==> flow/design.v <==
module instruction_register(opcode,rs1,rs2,rd,immediate_value,immediate_jump,rs_value,data_out,clock);
output reg[5:0]opcode;
output reg[4:0]rs1;
output reg[4:0]rs2;
output reg[4:0]rd;
output reg[15:0]immediate_value;
output reg[25:0]immediate_jump;
output reg[4:0] rs_value;
input [31:0] data_out;
input clock;
parameter NOP = 6'b0;
parameter ADD = 6'b1;
parameter SUB = 6'b10;
parameter STORE = 6'b11;
parameter LOAD= 6'b100;
parameter MOVE = 6'b101;
parameter SGE = 6'b110;
parameter SLE = 6'b111;
parameter SGT = 6'b1000;
parameter SLT = 6'b1001;
parameter SEQ = 6'b1010;
parameter SNE = 6'b1011;
parameter AND = 6'b1100;
parameter OR = 6'b1101;
parameter XOR= 6'b1110;
parameter NOT = 6'b1111;
parameter MOVEI = 6'b10000;
parameter SLI = 6'b10001;
parameter SRI = 6'b10010;
parameter ADDI = 6'b10011;
parameter SUBI = 6'b10100;
parameter JUMP = 6'b10101;
parameter BRA = 6'b10110;
parameter ADDF = 6'b10111;
parameter MULF = 6'b 11000;
always@(posedge clock)
begin
     opcode = data_out[31:26];
     if(opcode ==  ADD || opcode == SUB || opcode == SGE || opcode == SLE || opcode == SGT ||opcode == SLT || opcode == SEQ || opcode == SNE || opcode == AND || opcode == OR || opcode == XOR ) 
     begin
     rs1 <= data_out[25:21];
     rs2 <= data_out[20:16];
     rd <= data_out[15:11];
     end
     else if(opcode == SLI || opcode == SRI ||  opcode == ADDI || opcode == SUBI || opcode == LOAD || opcode == STORE )
     begin
     immediate_value = data_out[15:0];
     rd  = data_out[20:16];
     rs1 = data_out[25:21];
     end
     else if(opcode == MOVE || opcode == NOT)
     begin
     rd = data_out[20:16];
     rs1 = data_out[25:21];
     end
     else if(opcode == MOVEI )
     begin
     rd = data_out[20:16];
     immediate_value = data_out[15:0];
     end
     else if(opcode == JUMP )
     begin
     immediate_jump = data_out[25:0];
     end
     else if(opcode == BRA )
     begin
     rs1 = data_out[25:21];
     rs_value = data_out[20:16];
     immediate_value = data_out[15:0];
     end  
    else if(opcode == NOP) 
    begin  
     rs1 <= data_out[25:21];
     rs2 <= data_out[20:16];
     rd <= data_out[15:11];
     end
end
endmodule
### Reports on instruction_register

The steps from the RTL of instruction_register to its reports follow in flow order.
Lines are those of the file above, counted from 1.
Cell names lack the library's common part.
The mark n/a stands for no value.

| inputs | value |
|---|---|
| top module | instruction_register |
| clock input | clock |
| library | sky130hd |
| corner | tt_025C_1v80 |

### Elaborated design

Counts by Yosys on the flattened word-level netlist (proc, flatten, opt, wreduce; memories kept). Register bits leave out memories and registers merged into their read ports (data or address). Print and check cells are left out. Cells with the same type and inputs are merged into one.

| bit counts | value |
|---|---|
| bits of input ports | 33 |
| bits in registers | 68 |
| output and inout port bits | 68 |

| cells by class | value |
|---|---|
| mux-type cells | 26 |
| reductions and logical operators | 27 |
| eq/ne operators | 33 |
| bitwise operators | 5 |

Operators with widths:

| cell | count |
|---|---|
| two-way mux 5 bit | 21 |
| two-way mux 16 bit | 5 |
| == test 6 x 4 -> 1 bit with constant B | 8 |
| == test 6 x 5 -> 1 bit with constant B | 7 |
| == test 6 x 3 -> 1 bit with constant B | 4 |
| logical OR 1 bit | 16 |
| inequality test 2 bit with constant B | 6 |
| == test 6 x 2 -> 1 bit with constant B | 2 |
| AND reduction 6 bit | 2 |
| inequality test 5 bit with constant B | 2 |
| nonzero test 5 bit | 2 |
| inequality test 4 bit with constant B | 2 |
| AND reduction 3 bit | 2 |
| == test 6 x 1 -> 1 bit with constant B | 1 |
| logical NOT 6 bit | 1 |
| NOT 1 bit | 5 |
| AND reduction 5 bit | 1 |
| AND reduction 4 bit | 1 |
| inequality test 3 bit with constant B | 1 |
| nonzero test 3 bit | 1 |
| nonzero test 2 bit | 1 |

### Depth

Longest topological path by Yosys (ltp), each cell counted once; first at word level (registers and memories cut), then after technology mapping (sequential cells cut; the memories' decode and read muxes count).

| logic depth | value |
|---|---|
| depth after elaboration | 13 |
| ABC_AREA | 0 |
| depth in mapped cells | 5 |
| depth with buffers taken out | 4 |

### Synthesis result

Yosys stat after the flow's synthesis: flattened, memories mapped to cells. It holds for the ABC_AREA given above (unset counts as 0); a run with the other value may have another netlist.
Totals and module areas in this step are rounded.

Cells by type:

| type | count | area in all (µm²) |
|---|---|---|
| edfxtp_1 | 62 | 1.86E+03 |
| dfxtp_1 | 6 | 120.115 |
| mux2_4 | 5 | 75.072 |
| a21oi_1 | 4 | 20.019 |
| nor3_1 | 4 | 20.019 |
| a211o_4 | 1 | 17.517 |
| nand2_1 | 4 | 15.014 |
| nand3b_2 | 1 | 11.261 |
| nor2_1 | 3 | 11.261 |
| o21ai_0 | 2 | 10.01 |
| o21ai_2 | 1 | 8.758 |
| o31ai_1 | 1 | 7.507 |
| or2b_1 | 1 | 7.507 |
| and3_1 | 1 | 6.256 |
| nand4_1 | 1 | 6.256 |
| or2_1 | 1 | 6.256 |
| clkbuf_2 | 1 | 5.005 |

| synthesis totals | value |
|---|---|
| mapped flip-flops | 68 |
| sequential area | 1980 µm² |
| cells in the netlist | 99 |
| synthesis area | 2210 µm² |
| buffers | 1 |

### Worst setup path after synthesis

Source: OpenSTA report_checks on the synthesized netlist (no wires, ideal clock, input and output delay 20% of the period each), path of least setup slack; recovery checks are left aside. Register names are those of the netlist, which keeps one name where synthesis merged equal registers.

| timing after synthesis | value |
|---|---|
| path kind | input -> register |
| from | input data_out[26] |
| to | register immediate_jump[0] |
| path buffers | 1 |
| external input delay | 0.728 ns |
| required time | 3.198 ns |
| period | 3.64 ns |
| stages on the path | 3 |
| delay of the path | 2.518 ns |
| arrival time | 2.804 ns |
| setup slack | 0.394 ns |
| synthesis period reached | 3.246 ns |

"delay of the path" is the arrival time less input delay plus setup time.
"stages on the path": output pins that drive a net of the path, with the launching flip-flop's if there is one; two outputs of one cell count as two.
"synthesis period reached" is the clock period less the worst setup slack; recovery checks do not enter. This is arithmetic on one report: input and output delays are still those of the set period (20% each).
The rows between start and end are the longest chain of elaborated cells between them; the timing report does not say that the signal goes this way. Where chains are equally long, one stands for them.
Each line given opens the expression or statement behind the cell; cells for indexed reads and writes are added by Yosys, which also makes memories of some case tables.

| between the ends, after synthesis | value |
|---|---|
| path through | clkbuf_2 -> nand2_1 -> nor3_1 |
| cells in the longest elaborated chain | 13 |
| elaborated cells between the ends (all ways) | 42 |
| source lines of those cells | 5 |
| classes of those cells | 21 x eq/ne; 4 x logic; 17 x reduce/logical |

RTL lines, path after synthesis:

| element | line | RTL |
|---|---|---|
| start, declared | 9 | `input [31:0] data_out;` |
| == test 6 x 1 -> 1 bit | 39 | `if(opcode ==  ADD \|\| opcode == SUB \|\| opcode == SGE \|\| opcode == SLE \|\| opcode == SGT \|\|opcode == SLT \|\| opcod ...` |
| logical OR 1 bit x10 | 39 |  |
| NOT 1 bit | n/a |  |
| AND reduction 5 bit | n/a |  |
| end, assigned | 63 | `immediate_jump = data_out[25:0];` |
| end, declared | 7 | `output reg[25:0]immediate_jump;` |

### Path in the finished layout

Path of least setup slack in the final report of run 1 (OpenROAD, finished layout, wires in). Where an end is a register, its clock arrival counts in the times.

| timing after layout | value |
|---|---|
| path kind | input -> register |
| from | input data_out[31] |
| to | register immediate_jump[7] |
| period | 5.7 ns |
| required time | 5.74 ns |
| external input delay | 1.14 ns |
| setup slack | 2.62 ns |
| arrival time | 3.12 ns |
| path buffers | 4 |
| stages on the path | 7 |

The rows between start and end are the longest chain of elaborated cells between them; the timing report does not say that the signal goes this way. Where chains are equally long, one stands for them.

| between the ends, after layout | value |
|---|---|
| path through | clkdlybuf4s50_1 -> nor2_1 -> nand2_1 -> nor3_2 -> buf_4 -> buf_4 -> buf_6 |
| cells in the longest elaborated chain | 13 |
| elaborated cells between the ends (all ways) | 42 |
| source lines of those cells | 5 |
| classes of those cells | 21 x eq/ne; 4 x logic; 17 x reduce/logical |

RTL lines, path after layout:

| element | line | RTL |
|---|---|---|
| start, declared | 9 | `input [31:0] data_out;` |
| == test 6 x 1 -> 1 bit | 39 | `if(opcode ==  ADD \|\| opcode == SUB \|\| opcode == SGE \|\| opcode == SLE \|\| opcode == SGT \|\|opcode == SLT \|\| opcod ...` |
| logical OR 1 bit x10 | 39 |  |
| NOT 1 bit | n/a |  |
| AND reduction 5 bit | n/a |  |
| end, assigned | 63 | `immediate_jump = data_out[25:0];` |
| end, declared | 7 | `output reg[25:0]immediate_jump;` |

Subject: flow runs of instruction_register

Hi,

Record of 2 stored runs of the RTL-to-layout flow on instruction_register, platform sky130hd. The runs are unordered. Constraints: input delay and output delay 20% of the set period each, output load 0.01 pF.
"achieved clock period": clock period set for the run, less the worst setup slack. It is reckoned from that one timing run; input and output delays stay at 20% of the period that was set.
By "time on the worst setup path" is meant the share of the clock period that the worst setup path is allowed (20% is reserved at inputs, 20% at outputs), minus its slack. Clock arrival times at its registers enter into it.
"total power after layout": no workload was simulated; the value follows from the tool's default switching activity.
The results are shown rounded.
A setting shown as -- is not set for that run.

| item | run 1 | run 2 |
|---|---|---|
| period_ns | 5.7 | 3.69 |
| CORE_UTILIZATION | 23 | 38 |
| PLACE_DENSITY_LB_ADDON | 0.09 | 0.23 |
| HOLD_SLACK_MARGIN | -0.06 | -- |
| CORE_MARGIN | 9 | 2 |
| CELL_PAD_IN_SITES_GLOBAL_PLACEMENT | 1 | -- |
| TNS_END_PERCENT | 60 | -- |
| GPL_TIMING_DRIVEN | 0 | -- |
| CTS_CLUSTER_SIZE | 19 | -- |
| CAP_MARGIN | 10 | 40 |
| SLEW_MARGIN | 15 | 20 |
| MAX_ROUTING_LAYER | met4 | -- |
| SETUP_SLACK_MARGIN | -- | 0.92 |
| CORE_ASPECT_RATIO | -- | 1.68 |
| ABC_AREA | -- | 1 |
| area of the die (µm²) | 13500 | 6730 |
| worst hold slack after layout (ns) | 1.30 | 0.936 |
| worst setup slack after layout (ns) | 2.62 | 1.26 |
| utilization after routing | 0.389 | 0.627 |
| total power after layout (mW) | 1.05 | 1.72 |
| cell area after synthesis (µm²) | 2210 | 2300 |
| time on the worst setup path (ns) | 1.94 | 1.69 |
| type of the worst setup path | input -> register | input -> register |
| achieved clock period (ns) | 3.076 | 2.429 |

Regards
